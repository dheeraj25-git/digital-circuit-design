==> flow/design.v <==
`timescale 1ns / 1ps
module baud_timer # (parameter baud_period = 10)
    (
    input clk,
    input reset,
    input enable,
    output reg baud_tick 
    );
    reg [4:0] counter;
    always @(posedge clk or posedge reset)
    begin
        if(reset)
        begin
            counter <= 0;
            baud_tick <= 0;
        end
        else if(enable)
        begin
            if(counter == baud_period - 1)
            begin
                counter <= 0;
                baud_tick <= 1;
            end
            else
            begin
                counter <=  counter + 1;
                baud_tick <= 0;
            end
        end
        else
        begin
            counter <= 0;
            baud_tick <= 0;
        end
    end
endmodule
`timescale 1ns / 1ps
module transmitter(
    input clk,
    input reset,
    input load,
    input [7:0] data_in,
    output reg serial_out,
    output reg tx_state
    );
    reg [7:0] shift_reg;
    reg [3:0] baud_counter;
    wire baud_tick;
    baud_timer #(.baud_period(10)) timer(
    .clk(clk),
    .reset(reset),
    .enable(!load && !reset),
    .baud_tick(baud_tick)
    );
    always@(posedge clk or posedge reset)
    begin
        if(reset)
        begin 
            serial_out <= 0;
            baud_counter <= 0;
            shift_reg <= 0;
            tx_state <= 0;  
        end
        else if(load)
        begin
            shift_reg <= data_in;
            tx_state <= 0;
            baud_counter <= 0;
            serial_out <= 0;
        end  
        else if(baud_tick && baud_counter <= 8)
        begin 
            serial_out <= shift_reg[0];
            shift_reg <= {1'b0, shift_reg[7:1]};
            baud_counter = baud_counter + 1;
            tx_state <= (baud_counter < 8) ? 1 : 0;  
        end
    end 
endmodule
Reports on transmitter
What the tools print for transmitter, step after step.
Lines are those of the file above, counted from 1.
Operators: Yosys type, input widths -> output width; for muxes data width and select width s.
Cell names lack the library's common part.
{"block": "setup", "top": "transmitter", "clock": "clk", "library": "sky130hd", "corner": "tt_025C_1v80"}

Word level
Source: Yosys, flattened and elaborated, memories not mapped. Widths are those after wreduce. Registers that Yosys merges into a memory's read port (data or address) are not register bits. Print and check cells do not count. Equal cells are merged and count once.
{"block": "classes", "add_sub_neg": 2, "compare": 2, "eq_ne": 1, "muxes": 13, "n_reduce_logical": 5}
{"block": "op_table", "op": "$mux 8", "n": 2}
{"block": "op_table", "op": "$mux 5", "n": 2}
{"block": "op_table", "op": "$mux 4", "n": 2}
{"block": "op_table", "op": "$mux 1", "n": 7}
{"block": "op_table", "op": "$add 5x1->5 const B", "n": 1}
{"block": "op_table", "op": "$eq 5x4->1 const B", "n": 1}
{"block": "op_table", "op": "$add 4x1->4 const B", "n": 1}
{"block": "op_table", "op": "$le 4x4->1 const B", "n": 1}
{"block": "op_table", "op": "$lt 4x4->1 const B", "n": 1}
{"block": "op_table", "op": "$logic_and 1x1->1", "n": 2}
{"block": "op_table", "op": "$logic_not 1->1", "n": 2}
{"block": "op_table", "op": "$reduce_bool 2->1", "n": 1}
{"block": "bits", "reg_bits": 20, "inputBits": 11, "output_inout_bits": 2, "wordCells": 29}

Logic depth
Yosys ltp: most cells in a row. Word level: on the elaborated netlist, between registers, memories and ports. Mapped: between sequential cells and ports; inverters and the memories' decode and read muxes count.
{"block": "depth", "depth_word": 5, "ABC_AREA": 0, "depth_mapped": 6, "mapped_depth_nobuf": 5}

Netlist
The flow's flattened synthesis, as Yosys stat reports it; memories are mapped. The netlist is that of the ABC_AREA named above (0 if unset); the other value can give another one.
Totals and module areas in this step are rounded.
{"block": "mapped", "stdcells": 91, "area_um2": 1000, "seqArea_um2": 500, "ff_cells": 20}
{"block": "types", "type": "dfrtp_1", "n": 20}
{"block": "types", "type": "a221o_1", "n": 7}
{"block": "types", "type": "and4_1", "n": 7}
{"block": "types", "type": "ha_1", "n": 4}
{"block": "types", "type": "nand2_1", "n": 7}
{"block": "types", "type": "nor2b_1", "n": 4}
{"block": "types", "type": "and2b_1", "n": 3}
{"block": "types", "type": "nor2_1", "n": 6}
{"block": "types", "type": "mux2i_1", "n": 2}
{"block": "types", "type": "inv_1", "n": 5}
{"block": "types", "type": "xor2_1", "n": 2}
{"block": "types", "type": "nand3_1", "n": 3}
{"block": "types", "type": "nor3_1", "n": 3}
{"block": "types", "type": "nand2b_1", "n": 2}
{"block": "types", "type": "a21boi_2", "n": 1}
{"block": "types", "type": "buf_6", "n": 1}
{"block": "types", "type": "mux2_2", "n": 1}
{"block": "types", "type": "nand3b_2", "n": 1}
Other cell types: 11; their cells: 12.
The figures by module come from a second, unflattened synthesis with its own total; it is not the netlist above.
{"block": "unflattened", "cells_unflattened": 96, "hier_area_um2": 1000}
Rows give one instance, submodules left out.
{"block": "by_module", "mod": "transmitter", "n_inst": 1, "n_cells": 72, "mod_area_um2": 740, "mod_seq_area_um2": 350}
{"block": "by_module", "mod": "baud_timer #(baud_period=10)", "n_inst": 1, "n_cells": 24, "mod_area_um2": 300, "mod_seq_area_um2": 150}

Timing after synthesis
Path of least setup slack by OpenSTA after synthesis, without wires, with an ideal clock, recovery checks aside; 20% of the period is set as input and as output delay. Where synthesis merged equal registers, the netlist keeps one of their names.
{"block": "synth_path", "path_kind": "flip-flop to flip-flop", "startpoint": "register baud_counter[0]", "endpoint": "register baud_counter[0]", "tclk_ns": 1.37, "setup_time_ns": 0.125, "launch_ns": 0.000, "arrival_time_ns": 1.237, "required_ns": 1.245, "slack_ns": 0.009, "path_delay_ns": 1.362, "stages": 6, "path_buffers": 0, "synth_period_reached_ns": 1.361}
"path_delay_ns" is the arrival time less input delay plus setup time.
"stages": output pins that drive a net of the path, with the launching flip-flop's if there is one; two outputs of one cell count as two.
"synth_period_reached_ns" is the clock period less the worst setup slack; recovery checks do not enter. This is arithmetic on one report: input and output delays are still those of the set period (20% each).
The rows between start and end are the longest chain of elaborated cells between them; the timing report does not say that the signal goes this way. Where chains are equally long, one stands for them.
Each line given opens the expression or statement behind the cell; cells for indexed reads and writes are added by Yosys, which also makes memories of some case tables.
A register here has more assigning lines than the two given.
{"block": "synth_via", "path_cell_list": "dfrtp_1 > inv_1 > ha_1 > nand2b_1 > a21boi_2 > mux2_2", "elab_chain_cells": 4}
{"block": "synth_rtl", "element": "start, declared", "line_no": 47, "source": "reg [3:0] baud_counter;"}
{"block": "synth_rtl", "element": "start, assigned", "line_no": 60, "source": "baud_counter <= 0;"}
{"block": "synth_rtl", "element": "start, assigned", "line_no": 75, "source": "baud_counter = baud_counter + 1;"}
{"block": "synth_rtl", "element": "$le 4x4->1", "line_no": 71, "source": "else if(baud_tick && baud_counter <= 8)"}
{"block": "synth_rtl", "element": "$logic_and 1x1->1", "line_no": 71}
{"block": "synth_rtl", "element": "$mux 4", "line_no": 71}
{"block": "synth_rtl", "element": "$mux 4", "line_no": 64, "source": "else if(load)"}
{"block": "synth_rtl", "element": "end, assigned", "line_no": 60}
{"block": "synth_rtl", "element": "end, assigned", "line_no": 75}
{"block": "synth_rtl", "element": "end, declared", "line_no": 47}

Path in the finished layout
From the final timing report of job 2: the path of least setup slack in the routed layout; clock arrival at registers is part of the times.
{"block": "layout_path", "path_kind": "flip-flop to flip-flop", "startpoint": "register baud_counter[0]", "endpoint": "register baud_counter[0]", "tclk_ns": 0.84, "setup_time_ns": 0.10, "launch_ns": 0.29, "arrival_time_ns": 1.56, "required_ns": 1.03, "slack_ns": -0.53, "stages": 6, "path_buffers": 0}
The rows between start and end are the longest chain of elaborated cells between them; the timing report does not say that the signal goes this way. Where chains are equally long, one stands for them.
A register here has more assigning lines than the two given.
{"block": "layout_via", "path_cell_list": "dfrtp_1 > inv_2 > ha_4 > nand2b_4 > a21boi_4 > mux2_4", "elab_chain_cells": 4}
{"block": "layout_rtl", "element": "start, declared", "line_no": 47, "source": "reg [3:0] baud_counter;"}
{"block": "layout_rtl", "element": "start, assigned", "line_no": 60, "source": "baud_counter <= 0;"}
{"block": "layout_rtl", "element": "start, assigned", "line_no": 75, "source": "baud_counter = baud_counter + 1;"}
{"block": "layout_rtl", "element": "$le 4x4->1", "line_no": 71, "source": "else if(baud_tick && baud_counter <= 8)"}
{"block": "layout_rtl", "element": "$logic_and 1x1->1", "line_no": 71}
{"block": "layout_rtl", "element": "$mux 4", "line_no": 71}
{"block": "layout_rtl", "element": "$mux 4", "line_no": 64, "source": "else if(load)"}
{"block": "layout_rtl", "element": "end, assigned", "line_no": 60}
{"block": "layout_rtl", "element": "end, assigned", "line_no": 75}
{"block": "layout_rtl", "element": "end, declared", "line_no": 47}

Appendix: measured runs

2 stored runs of transmitter in the flow (synthesis by Yosys, layout by OpenROAD, sky130hd cells), in arbitrary order. Constraints: input delay and output delay 20% of the set period each, output load 0.01 pF.
"achieved_period_ns" is the run's clock period less its worst setup slack. It is reckoned from that one timing run; input and output delays stay at 20% of the period that was set.
"worstPathTime_ns" is the time allowed to the run's worst setup path (the clock period less input and output delay, where it has them) less its slack. Clock arrival times count: a late capture clock shortens it, a late launch clock lengthens it.
"final_power_mw": no workload was simulated; the value follows from the tool's default switching activity.
Results are given in rounded form.

{"run": "job 1", "settings": { "period_ns": 1.23, "CORE_UTILIZATION": 67, "SETUP_SLACK_MARGIN": 0.11, "PLACE_DENSITY_LB_ADDON": 0.3, "CORE_ASPECT_RATIO": 1.9, "CORE_MARGIN": 3, "CELL_PAD_IN_SITES_GLOBAL_PLACEMENT": 0, "CELL_PAD_IN_SITES_DETAIL_PLACEMENT": 2, "ABC_AREA": 1, "GPL_TIMING_DRIVEN": 0, "CTS_CLUSTER_SIZE": 78, "MAX_ROUTING_LAYER": "met4", "CAP_MARGIN": 20, "SLEW_MARGIN": 20 }, "outcome": "no final report: floorplanning broke off with PDN-0185"}
{"run": "job 2", "settings": { "period_ns": 0.84, "CORE_UTILIZATION": 45, "SETUP_SLACK_MARGIN": -0.08, "PLACE_DENSITY": 0.71, "CORE_MARGIN": 2, "TNS_END_PERCENT": 90, "CTS_CLUSTER_DIAMETER": 346, "CAP_MARGIN": 25, "MIN_ROUTING_LAYER": "met2", "SLEW_MARGIN": 20 }, "results": { "timing.setup.ws_ns": -0.53, "total_die_area_um2": 2700, "finalCellArea_um2": 1500, "achieved_period_ns": 1.374, "worstPathTime_ns": 1.37, "worstPathKind": "flip-flop to flip-flop", "final_power_mw": 1.7, "timing.setup.tns_ns": -8.2, "util_pct": 68, "synthArea_um2": 1000 }}
