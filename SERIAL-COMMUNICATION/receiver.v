==> flow/design.v <==
`timescale 1ns / 1ps
module baud_timer # (parameter baud_period = 10)
    (
    input clk,
    input reset,
    input enable,
    output reg baud_tick 
    );
    reg [4:0] counter;
    always @(posedge clk or posedge reset)
    begin
        if(reset)
        begin
            counter <= 0;
            baud_tick <= 0;
        end
        else if(enable)
        begin
            if(counter == baud_period - 1)
            begin
                counter <= 0;
                baud_tick <= 1;
            end
            else
            begin
                counter <=  counter + 1;
                baud_tick <= 0;
            end
        end
        else
        begin
            counter <= 0;
            baud_tick <= 0;
        end
    end
endmodule
`timescale 1ns / 1ps
module receiver(
    input clk,
    input reset,
    input serial_in,
    input rx_enable,
    output reg rx_state,
    output reg [7:0] data_out
    );
    reg [3:0] baud_counter;
    reg [7:0] shift_reg;
    wire baud_tick;
    baud_timer #(.baud_period(10)) timer(
    .clk(clk),
    .reset(reset),
    .enable(!reset && rx_enable),
    .baud_tick(baud_tick)
    );
    always@(posedge clk or posedge reset)
    begin
        if(reset)
        begin 
            data_out <= 8'b0;
            shift_reg <= 8'b0;
            rx_state <= 0; 
            baud_counter <= 0;
        end
        else if (rx_enable && baud_tick) 
        begin
            if (baud_counter <= 8) 
            begin
                shift_reg <= {serial_in, shift_reg[7:1]};
                baud_counter <= baud_counter + 1;
                rx_state <= (baud_counter < 8) ? 1 : 0;
                if (baud_counter <= 8)
                    data_out <= {serial_in, shift_reg[7:1]};
            end
        end 
        else if (!rx_enable) 
        begin
            baud_counter <= 0;
            rx_state <= 0;
        end
    end
endmodule
; Reports on receiver
; Tool output for the design above, in the order of the flow.
; Lines are those of the file above, counted from 1.
; Library cell names are shortened.
; A cell with n/a has no value.
[inputs]
top = receiver
clock = clk
library = sky130hd
corner = tt_025C_1v80

; Word level
; Yosys after proc, flatten, opt, wreduce and memory -nomap, before mapping. Memory bits, and registers merged into a memory's read port (data or address), are not among the register bits. Print and check cells are not counted. Equal cells are merged and count once.
[word_totals]
inputBits = 4
elab_cells = 28
output_inout_bits = 9
reg_bits = 19
[classes]
n_reduce_logical = 5
n_eq = 3
n_cmp = 2
n_addsub = 2
muxes = 11
[op_table]
columns = operator, n
row1 = 2-to-1 mux 4 bit, 3
row2 = 2-to-1 mux 5 bit, 2
row3 = 2-to-1 mux 1 bit, 6
row4 = adder 5 x 1 -> 5 bit with constant B, 1
row5 = == test 5 x 4 -> 1 bit with constant B, 1
row6 = inequality test 2 x 1 -> 1 bit with constant B, 2
row7 = AND reduction 2 bit, 2
row8 = adder 4 x 1 -> 4 bit with constant B, 1
row9 = <= comparator 4 bit with constant B, 1
row10 = < comparator 4 bit with constant B, 1
row11 = logical AND 1 bit, 2
row12 = zero test 1 bit, 1

; Longest topological paths
; Yosys ltp: most cells in a row. Word level: on the elaborated netlist, between registers, memories and ports. Mapped: between sequential cells and ports; inverters and the memories' decode and read muxes count.
[depth]
ltp_word = 4
abc_area = 0
ltp_mapped = 5
ltp_nobuf = 5

; Mapped cells and area
; Yosys stat after the flow's synthesis: flattened, memories mapped to cells. It holds for the ABC_AREA given above (unset counts as 0); a run with the other value may have another netlist.
; The area totals of this step are shown rounded.
[synth_totals]
buf_cells = 1
ff_cells = 19
cells = 71
sequential_area_um2 = 475
mapped_area_um2 = 866
[types]
columns = type, n, area_total_um2
row1 = dfrtp_1, 19, 475.456
row2 = mux2_2, 8, 90.086
row3 = ha_1, 4, 50.048
row4 = inv_1, 6, 22.522
row5 = nor2_1, 6, 22.522
row6 = mux2i_1, 2, 20.019
row7 = nand2_1, 5, 18.768
row8 = nor2b_1, 3, 18.768
row9 = xor2_1, 2, 17.517
row10 = a21oi_4, 1, 16.266
row11 = nand3_1, 3, 15.014
row12 = nand2b_4, 1, 13.763
row13 = nand4bb_1, 1, 11.261
row14 = o311a_1, 1, 10.01
row15 = a41oi_1, 1, 8.758
row16 = xnor2_1, 1, 8.758
row17 = a21boi_0, 1, 7.507
row18 = and2b_1, 1, 7.507
; Other cell types: 5; their cells: 5.
; By module: a second synthesis without flattening, with its own total; a netlist apart from the flattened one above.
[unflattened]
hier_cells = 70
hier_area_um2 = 888
; Rows give one instance, submodules left out.
[modules]
columns = mod, seq_area_um2, mod_area_um2, n_inst, n_cells
row1 = receiver, 325, 584, 1, 46
row2 = baud_timer #(baud_period=10), 150, 304, 1, 24

; Timing after synthesis
; Source: OpenSTA report_checks on the synthesized netlist (no wires, ideal clock, input and output delay 20% of the period each), path of least setup slack; recovery checks are left aside. Register names are those of the netlist, which keeps one name where synthesis merged equal registers.
[synth_path]
path_kind = flip-flop to flip-flop
from = reg baud_counter[0]
to = reg data_out[7]
path_delay_ns = 1.482
t_required_ns = 1.305
period_ns = 1.43
arrival_ns = 1.357
driving_pins = 6
setup_slack_ns = -0.052
period_less_setup_slack_ns = 1.482
; "path_delay_ns" = arrival - input delay + setup time.
; "driving_pins" counts driving pins, that of a launching flip-flop among them; a cell with two outputs on the path counts twice.
; "period_less_setup_slack_ns" is the clock period less the worst setup slack; recovery checks do not enter. This is arithmetic on one report: input and output delays are still those of the set period (20% each).
; Between the ends stands the longest chain of elaborated cells between them, by number of cells; it is not shown to be the way that was timed. Of several equally long chains one is given.
; Each line given opens the expression or statement behind the cell; cells for indexed reads and writes are added by Yosys, which also makes memories of some case tables.
; A register here has more assigning lines than the two given.
[synth_between]
cell_sequence = dfrtp_1 -> inv_1 -> ha_1 -> nand2b_4 -> a21oi_4 -> mux2_2
elab_chain_len = 2
[synth_lines]
columns = element, line_no
row1 = from (decl), 46  ; reg [3:0] baud_counter;
row2 = from (assign), 62  ; baud_counter <= 0;
row3 = from (assign), 69  ; baud_counter <= baud_counter + 1;
row4 = <= comparator 4 bit, 71  ; if (baud_counter <= 8)
row5 = AND reduction 2 bit, n/a
row6 = to (assign), 59  ; data_out <= 8'b0;
row7 = to (assign), 72  ; data_out <= {serial_in, shift_reg[7:1]};
row8 = to (decl), 44  ; output reg [7:0] data_out

; Timing after layout
; Path of least setup slack in the final report of stored run 1 (OpenROAD, finished layout, wires in). Where an end is a register, its clock arrival counts in the times.
[layout_path]
path_kind = flip-flop to flip-flop
from = reg baud_counter[1]
to = reg data_out[1]
arrival_ns = 1.60
driving_pins = 7
t_required_ns = 1.35
setup_slack_ns = -0.24
period_ns = 1.17
; Between the ends stands the longest chain of elaborated cells between them, by number of cells; it is not shown to be the way that was timed. Of several equally long chains one is given.
; A register here has more assigning lines than the two given.
[layout_between]
cell_sequence = dfrtp_1 -> inv_2 -> ha_4 -> nand2b_4 -> a21oi_4 -> buf_12 -> mux2_2
elab_chain_len = 2
[layout_lines]
columns = element, line_no
row1 = from (decl), 46  ; reg [3:0] baud_counter;
row2 = from (assign), 62  ; baud_counter <= 0;
row3 = from (assign), 69  ; baud_counter <= baud_counter + 1;
row4 = <= comparator 4 bit, 71  ; if (baud_counter <= 8)
row5 = AND reduction 2 bit, n/a
row6 = to (assign), 59  ; data_out <= 8'b0;
row7 = to (assign), 72  ; data_out <= {serial_in, shift_reg[7:1]};
row8 = to (decl), 44  ; output reg [7:0] data_out

Hand-over note for receiver

Settings and measured results of 2 stored flow runs for module receiver (sky130hd), not sorted in any way. The constraints put input and output delay at 20% of the set period each and load the outputs with 0.01 pF.
"achievedPeriod_ns": clock period set for the run, less the worst setup slack. It is reckoned from that one timing run; input and output delays stay at 20% of the period that was set.
By "worstPathTime_ns" is meant the share of the clock period that the worst setup path is allowed (20% is reserved at inputs, 20% at outputs), minus its slack. Clock arrival times at its registers enter into it.
"total_power_mw": no workload was simulated; the value follows from the tool's default switching activity.
Values from the reports are rounded here.

# stored run 1
==> flow/run.sh <==
#!/bin/bash
# the make line also repeats the synthesis and layout settings of config.mk as NAME=value (left out here)
make -C /OpenROAD-flow-scripts/flow DESIGN_CONFIG=/design/flow/config.mk WORK_HOME=/design/flow/orfs CLKGATE_MAP_FILE= finish
==> flow/config.mk <==
export PLATFORM = sky130hd
export DESIGN_NAME = receiver
export DESIGN_NICKNAME = receiver
export VERILOG_FILES = /design/flow/design.v
export SDC_FILE = /design/flow/constraint.sdc
export NUM_CORES = 4
export LEC_CHECK = 0
export CAP_MARGIN = 20
export CORE_MARGIN = 2
export CORE_UTILIZATION = 40
export SLEW_MARGIN = 20
==> flow/constraint.sdc <==
create_clock -name core_clock -period 1.17 [get_ports {clk}]
set_input_delay 0.2340 -clock core_clock [delete_from_list [all_inputs] [get_ports {clk}]]
set_output_delay 0.2340 -clock core_clock [all_outputs]
set_load 0.01 [all_outputs]

==> stored run 1: results <==
worstPathTime_ns=1.41
critical_path_type="flip-flop to flip-flop"
fin_util_frac=0.582
cell_area_final_um2=1170
worst_setup_slack_ns=-0.244
total_negative_slack_ns=-2.25
total_power_mw=1.04
design_die_area_um2=2550
achievedPeriod_ns=1.414
yosys.chip_area_um2=866

# stored run 2
==> flow/run.sh <==
#!/bin/bash
# the make line also repeats the synthesis and layout settings of config.mk as NAME=value (left out here)
make -C /OpenROAD-flow-scripts/flow DESIGN_CONFIG=/design/flow/config.mk WORK_HOME=/design/flow/orfs CLKGATE_MAP_FILE= finish
==> flow/config.mk <==
export PLATFORM = sky130hd
export DESIGN_NAME = receiver
export DESIGN_NICKNAME = receiver
export VERILOG_FILES = /design/flow/design.v
export SDC_FILE = /design/flow/constraint.sdc
export NUM_CORES = 4
export LEC_CHECK = 0
export CAP_MARGIN = 20
export CORE_ASPECT_RATIO = 1.56
export CORE_MARGIN = 2
export CORE_UTILIZATION = 70
export CTS_CLUSTER_DIAMETER = 48
export SETUP_SLACK_MARGIN = 0.04
export SLEW_MARGIN = 20
export TNS_END_PERCENT = 85
==> flow/constraint.sdc <==
create_clock -name core_clock -period 1.51 [get_ports {clk}]
set_input_delay 0.3020 -clock core_clock [delete_from_list [all_inputs] [get_ports {clk}]]
set_output_delay 0.3020 -clock core_clock [all_outputs]
set_load 0.01 [all_outputs]

==> stored run 2: results <==
outcome="unfinished; error PDN-0185 in floorplanning"

End of note.
